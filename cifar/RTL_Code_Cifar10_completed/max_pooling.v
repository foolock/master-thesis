==> flow/design.v <==
module max_pooling#(
parameter memaddrbit = 14
)
(
clk,rst,
enable,
step,
dkr,dkc,dr,dc,di,
dr_out,dc_out,di_out,
ikr,ikc,ir,ic,ii,
ir_out,ic_out,ii_out,
memaddr,inaddr,outaddr,
data_in,
max_pooling_out,
buffer,
state,
store_finish,picture_finish,
count_store,
wea,
checkram
    );
input clk,rst;
input enable;
output wea;
input [2:0] step;
input [memaddrbit-1:0] dkr,dkc,dr,dc,di; 
input [memaddrbit-1:0] dr_out,dc_out,di_out; 
output reg[memaddrbit-1:0] ikr,ikc,ir,ic,ii;   
output reg[memaddrbit-1:0] ir_out,ic_out,ii_out; 
output reg[memaddrbit-1:0] memaddr;
input [memaddrbit-1:0] inaddr,outaddr;
input[7:0] data_in;
output[7:0] max_pooling_out;
output reg[7:0] buffer;
output reg[2:0] state;
reg[2:0] next_state;
localparam IDLE = 0;
localparam STORE = 1; 
localparam OUT = 2; 
localparam CHECK = 3;
always@(posedge clk or negedge rst)
begin
    if(!rst)
        state <= 0;
    else
        state <= next_state;
end
output reg store_finish;
output reg picture_finish;
input checkram;
always@(*)
begin
    case(state)
        IDLE:begin
            if(enable)
                next_state = STORE;
            else
                next_state = IDLE;
        end
        STORE:begin
            if(store_finish)
                next_state = OUT;
            else
                next_state = STORE;
        end
        OUT:begin
            if(picture_finish)
                if(checkram)
                    next_state = CHECK;
                else
                    next_state = IDLE;
            else
                next_state = STORE;
        end
        CHECK:begin
            next_state = CHECK;
        end
        default:begin
            next_state = IDLE;
        end
    endcase
end
output reg[7:0] count_store;  
always@(posedge clk or negedge rst)
begin
    if(!rst) begin
        count_store <= 0;
    end
    else if(state == STORE) begin
        if(count_store == 6)
            count_store <= 7;
        else
            count_store <= count_store+1;
    end
    else begin
        count_store <= 0;
    end
end
always@(posedge clk or negedge rst)
begin
    if(!rst) begin
        ikr <= 0;
        ikc <= 0;
    end
    else if(state == STORE) begin
        if(count_store <= 3) begin
            if(ikc == dkc-1) begin
                ikc <= 0;
                if(ikr == dkr-1)
                    ikr <= 0;
                else
                    ikr <= ikr+1;
            end
            else begin
                ikc <= ikc+1;
            end
        end
        else begin
            ikr <= ikr;
            ikc <= ikc;
        end
    end
    else begin
        ikr <= 0;
        ikc <= 0;
    end
end
always@(posedge clk or negedge rst)
begin
    if(!rst)
        store_finish <= 0;
    else if(count_store == 6)
        store_finish <= 1;
    else
        store_finish <= 0;
end
always@(posedge clk or negedge rst)
begin
    if(!rst) begin
        ir <= 0;
        ic <= 0;
        ii <= 0;
        picture_finish <= 0;
    end
    else if(state == IDLE) begin
        ir <= 0;
        ic <= 0;
        ii <= 0;
        picture_finish <= 0;
    end
    else if(store_finish) begin
        if(ic == dc-2) begin  
            ic <= 0;
            if(ir == dr-2) begin  
                ir <= 0;
                if(ii == di-1) begin
                    ii <= 0;
                    picture_finish <= 1;
                end
                else begin
                    ii <= ii+1;
                end
            end
            else begin
                ir <= ir+step;
            end
        end
        else
            ic <= ic+step;
    end
    else begin
        ir <= ir;
        ic <= ic;
        ii <= ii;
        picture_finish <= picture_finish;
    end
end
always@(posedge clk or negedge rst)
begin
    if(!rst)
        memaddr <= 0;
    else if(state == STORE)
        if(count_store >= 7)
            memaddr <= outaddr+ii_out*dr_out*dc_out+ir_out*dc_out+ic_out;
        else
            memaddr <= inaddr+ii*dr*dc+(ir+ikr)*dc+ic+ikc;
    else
        memaddr <= 0;
end
always@(posedge clk or negedge rst)
begin
    if(!rst) begin
        buffer <= 0;
    end
    else if(state == STORE) begin
        if(count_store == 3)   
            buffer <= data_in;
        else if(count_store > 3&&count_store <= 6)
            if(data_in > buffer)
                buffer <= data_in;
            else
                buffer <= buffer;
        else
            buffer <= buffer; 
    end
end
assign max_pooling_out = (state == OUT)? buffer:0;
always@(posedge clk or negedge rst)
begin
    if(!rst) begin
        ir_out <= 0;
        ic_out <= 0;
        ii_out <= 0;
    end
    else if(state == OUT) begin
        if(ic_out == dc_out-1) begin
            ic_out <= 0;
            if(ir_out == dr_out-1) begin
                ir_out <= 0;
                if(ii_out == di_out-1)
                    ii_out <= 0;
                else
                    ii_out <= ii_out+1;
            end
            else begin
                ir_out <= ir_out+1;
            end
        end
        else begin
            ic_out <= ic_out+1;
        end
    end
    else begin
        ir_out <= ir_out;
        ic_out <= ic_out;
        ii_out <= ii_out;
    end
end
assign wea = (state == OUT)? 1:0;
endmodule
== Step by step through the tools: max_pooling ==
Tool output for the design above, in the order of the flow.
Line numbers count from 1 in the design file above.
Operators: Yosys type, input widths -> output width; for muxes data width and select width s.
Library cell names are shortened.
Not given: -

* Top: max_pooling
* Clock input: clk
* Cell library: sky130hd
* Timing corner: tt_025C_1v80

== Elaborated design ==
Source: Yosys, flattened and elaborated, memories not mapped. Widths are those after wreduce. Registers that Yosys merges into a memory's read port (data or address) are not register bits. Print and check cells do not count. Equal cells are merged and count once.

* Register bits: 146
* Input bits: 155
* Output and inout bits: 156
* Elaborated cells: 122

* Add/sub/neg operators: 25
* Multiply operators: 6
* Magnitude comparators: 5
* Eq/ne operators: 15
* Muxes and demuxes: 42
* Reductions and logical operators: 15

{| class="wikitable"
|+ Operators by type and width
! cell !! count
|-
| $mul 14x14->14 || 6
|-
| $mux 14 || 24
|-
| $eq 14x32->1 || 8
|-
| $add 14x14->14 || 8
|-
| $sub 14x1->15 const B || 6
|-
| $add 14x1->14 const B || 6
|-
| $mux 8 || 6
|-
| $sub 14x2->15 const B || 2
|-
| $add 14x3->14 || 2
|-
| $reduce_bool 2->1 || 6
|-
| $reduce_and 3->1 || 3
|-
| $add 8x1->8 const B || 1
|-
| $gt 8x2->1 const B || 1
|-
| $le 8x2->1 const B || 1
|-
| $eq 8x2->1 const B || 1
|-
| $ge 8x3->1 const B || 1
|-
| $le 8x3->1 const B || 1
|-
| $eq 8x3->1 const B || 1
|-
| $gt 8x8->1 || 1
|-
| $pmux 2 s4 || 1
|-
| $mux 1 || 8
|-
| $reduce_and 2->1 || 3
|-
| $mux 2 || 3
|-
| $eq 2x2->1 const B || 2
|-
| $ne 2x2->1 const B || 2
|-
| $reduce_and 4->1 || 1
|-
| $logic_not 3->1 || 1
|-
| $eq 2x1->1 const B || 1
|-
| $logic_and 1x1->1 || 1
|}

== Longest topological paths ==
Yosys ltp: most cells in a row. Word level: on the elaborated netlist, between registers, memories and ports. Mapped: between sequential cells and ports; inverters and the memories' decode and read muxes count.

* Depth after elaboration: 8
* ABC_AREA: 0
* Mapped depth: 44
* Depth with buffers taken out: 42

== After synthesis ==
Yosys stat after the flow's synthesis: flattened, memories mapped to cells. It holds for the ABC_AREA given above (unset counts as 0); a run with the other value may have another netlist.
Totals and module areas in this step are rounded.

{| class="wikitable"
|+ Cell types
! cell !! count !! area in all (µm²)
|-
| fa_1 || 441 || 8.83E+03
|-
| ha_1 || 300 || 3753.6
|-
| dfrtp_1 || 146 || 3.65E+03
|-
| xnor2_1 || 273 || 2.39E+03
|-
| inv_1 || 605 || 2.27E+03
|-
| nand2_1 || 420 || 1.58E+03
|-
| and2_1 || 239 || 1.5E+03
|-
| xor2_1 || 112 || 980.941
|-
| nor2_1 || 202 || 758.227
|-
| o21ai_0 || 122 || 610.586
|-
| clkbuf_1 || 149 || 559.286
|-
| a21oi_1 || 107 || 535.514
|-
| and3_1 || 56 || 350.336
|-
| nand2b_1 || 50 || 312.8
|-
| nand3_1 || 62 || 310.298
|-
| nor3_1 || 46 || 230.221
|-
| xnor3_1 || 9 || 202.694
|-
| nor2b_1 || 31 || 193.936
|}

Other cell types: 70; their cells: 348.

* Cell count: 3718
* Chip area (Yosys): 31700 µm²
* Sequential area: 3650 µm²
* Mapped flip-flops: 146
* Buffers: 175

== Timing after synthesis ==
OpenSTA on the mapped netlist: ideal clock, no wires. The path of least setup slack (recovery checks aside). Input and output delay are each 20% of the period. Register names are those of the netlist, which keeps one name where synthesis merged equal registers.

* Path kind: in2reg
* From: input port dr_out[2]
* To: register memaddr[13]
* Clock period: 15200 ps
* Input delay: 3040 ps
* Library setup time: 137 ps
* Time at the first pin: 3040 ps
* Data arrival time: 13518 ps
* Data required time: 15063 ps
* Slack: 1546 ps
* Delay of the path: 10615 ps
* Stages on the path: 35
* Path buffers: 2
* Synthesis period reached: 13654 ps

"delay of the path" is the arrival time less input delay plus setup time.
"stages on the path" counts driving pins, that of a launching flip-flop among them; a cell with two outputs on the path counts twice.
"synthesis period reached" is the clock period less the worst setup slack; recovery checks do not enter. This is arithmetic on one report: input and output delays are still those of the set period (20% each).
The rows between start and end are the longest chain of elaborated cells between them; the timing report does not say that the signal goes this way. Where chains are equally long, one stands for them.
Each line given opens the expression or statement behind the cell; cells for indexed reads and writes are added by Yosys, which also makes memories of some case tables.
A register here has more assigning lines than the two given.

* Cell sequence: buf_2 clkbuf_1 nand2_1 fa_1 fa_1 fa_1 fa_1 fa_1 fa_1 inv_1 ha_1 o21ai_0 o21ai_0 xor2_1 nand2_1 fa_1 fa_1 fa_1 inv_1 fa_1 inv_1 fa_1 fa_1 fa_1 fa_1 xnor2_1 xnor2_1 xnor3_1 xnor2_1 xnor3_1 xnor3_1 xor3_1 xnor2_1 o21ai_0 a21oi_1
* Cells in the longest elaborated chain: 7
* Elaborated cells between the ends (all ways): 7
* Source lines of those cells: 3
* Classes of those cells: add/sub (3); mul (2); mux (2)

{| class="wikitable"
|+ Ends and longest elaborated chain, after synthesis
! item !! RTL line !! source
|-
| from (decl) || 27 || <nowiki>input [memaddrbit-1:0] dr_out,dc_out,di_out;</nowiki>
|-
| $mul 14x14->14 x2 || 184 || <nowiki>memaddr <= outaddr+ii_out*dr_out*dc_out+ir_out*dc_out+ic_out;</nowiki>
|-
| $add 14x14->14 x3 || 184 ||
|-
| $mux 14 || 183 || <nowiki>if(count_store >= 7)</nowiki>
|-
| $mux 14 || 182 || <nowiki>else if(state == STORE)</nowiki>
|-
| to (assign) || 184 ||
|-
| to (assign) || 186 || <nowiki>memaddr <= inaddr+ii*dr*dc+(ir+ikr)*dc+ic+ikc;</nowiki>
|-
| to (decl) || 30 || <nowiki>output reg[memaddrbit-1:0] memaddr;</nowiki>
|}

== Timing after layout ==
From the final timing report of run 1: the path of least setup slack in the routed layout; clock arrival at registers is part of the times.
The report prints the path's times to 10 ps; the period is as set.

* Path kind: in2reg
* From: input port dr[2]
* To: register memaddr[13]
* Clock period: 14000 ps
* Input delay: 2800 ps
* Library setup time: 80 ps
* Time at the first pin: 2800 ps
* Data arrival time: 14230 ps
* Data required time: 14410 ps
* Slack: 180 ps
* Stages on the path: 38
* Path buffers: 1

The rows between start and end are the longest chain of elaborated cells between them; the timing report does not say that the signal goes this way. Where chains are equally long, one stands for them.
A register here has more assigning lines than the two given.

* Cell sequence: clkdlybuf4s50_1 nand2_1 fa_1 fa_1 fa_1 inv_1 ha_1 inv_1 fa_1 fa_1 inv_1 ha_1 or4_1 o211ai_1 xor2_1 nand2b_1 fa_1 fa_1 (+2 left out) fa_1 inv_1 fa_1 fa_1 fa_1 fa_1 xnor2_1 xnor2_1 xnor2_1 xnor2_1 xnor2_1 xnor3_1 xnor2_1 xnor2_1 xnor2_1 xnor2_1 xnor3_1 a21oi_1
* Cells in the longest elaborated chain: 8
* Elaborated cells between the ends (all ways): 8
* Source lines of those cells: 3
* Classes of those cells: add/sub (4); mul (2); mux (2)

{| class="wikitable"
|+ Ends and longest elaborated chain, post-layout
! item !! RTL line !! source
|-
| from (decl) || 26 || <nowiki>input [memaddrbit-1:0] dkr,dkc,dr,dc,di;</nowiki>
|-
| $mul 14x14->14 x2 || 186 || <nowiki>memaddr <= inaddr+ii*dr*dc+(ir+ikr)*dc+ic+ikc;</nowiki>
|-
| $add 14x14->14 x4 || 186 ||
|-
| $mux 14 || 183 || <nowiki>if(count_store >= 7)</nowiki>
|-
| $mux 14 || 182 || <nowiki>else if(state == STORE)</nowiki>
|-
| to (assign) || 184 || <nowiki>memaddr <= outaddr+ii_out*dr_out*dc_out+ir_out*dc_out+ic_out;</nowiki>
|-
| to (assign) || 186 ||
|-
| to (decl) || 30 || <nowiki>output reg[memaddrbit-1:0] memaddr;</nowiki>
|}

Subject: flow runs of max_pooling

Hi,

Module max_pooling, platform sky130hd: 2 stored runs of the flow (Yosys, OpenROAD) with differing settings, in no particular order. Input and output delays are each 20% of the period that was set; the output load is 0.01 pF.
"achieved clock period": clock period set for the run, less the worst setup slack. It is reckoned from that one timing run; input and output delays stay at 20% of the period that was set.
The results are shown rounded.

=== Run 1 ===
{| class="wikitable"
! Setting !! Value
|-
| period_ns || 14.0
|-
| CORE_UTILIZATION || 31
|-
| SETUP_SLACK_MARGIN || -1.08
|-
| CORE_ASPECT_RATIO || 1.05
|-
| CELL_PAD_IN_SITES_GLOBAL_PLACEMENT || 0
|-
| CELL_PAD_IN_SITES_DETAIL_PLACEMENT || 0
|-
| GPL_ROUTABILITY_DRIVEN || 0
|-
| CTS_CLUSTER_DIAMETER || 213
|-
| MAX_ROUTING_LAYER || met5
|-
| CAP_MARGIN || 20
|-
| CORE_MARGIN || 2
|-
| SLEW_MARGIN || 20
|-
! Result !! Value
|-
| Achieved clock period || 13819 ps
|-
| Worst hold slack in the final report || 533 ps
|-
| Setup slack of the worst path || 181 ps
|-
| Chip area in the Yosys report || 31700 µm²
|-
| Setup total negative slack || 0 ps
|-
| Post-route utilization || 36.6%
|-
| Die size || 105000 µm²
|-
| Standard-cell area after layout || 37200 µm²
|}

=== Run 2 ===
{| class="wikitable"
! Setting !! Value
|-
| period_ns || 18.0
|-
| CORE_UTILIZATION || 66
|-
| SETUP_SLACK_MARGIN || 2.59
|-
| PLACE_DENSITY_LB_ADDON || 0.06
|-
| CORE_ASPECT_RATIO || 1.73
|-
| CORE_MARGIN || 4
|-
| CELL_PAD_IN_SITES_DETAIL_PLACEMENT || 1
|-
| ABC_AREA || 0
|-
| CTS_CLUSTER_SIZE || 25
|-
| CTS_CLUSTER_DIAMETER || 259
|-
| CAP_MARGIN || 0
|-
| SLEW_MARGIN || 20
|}
No final report: placement broke off with DPL-0033.

Regards
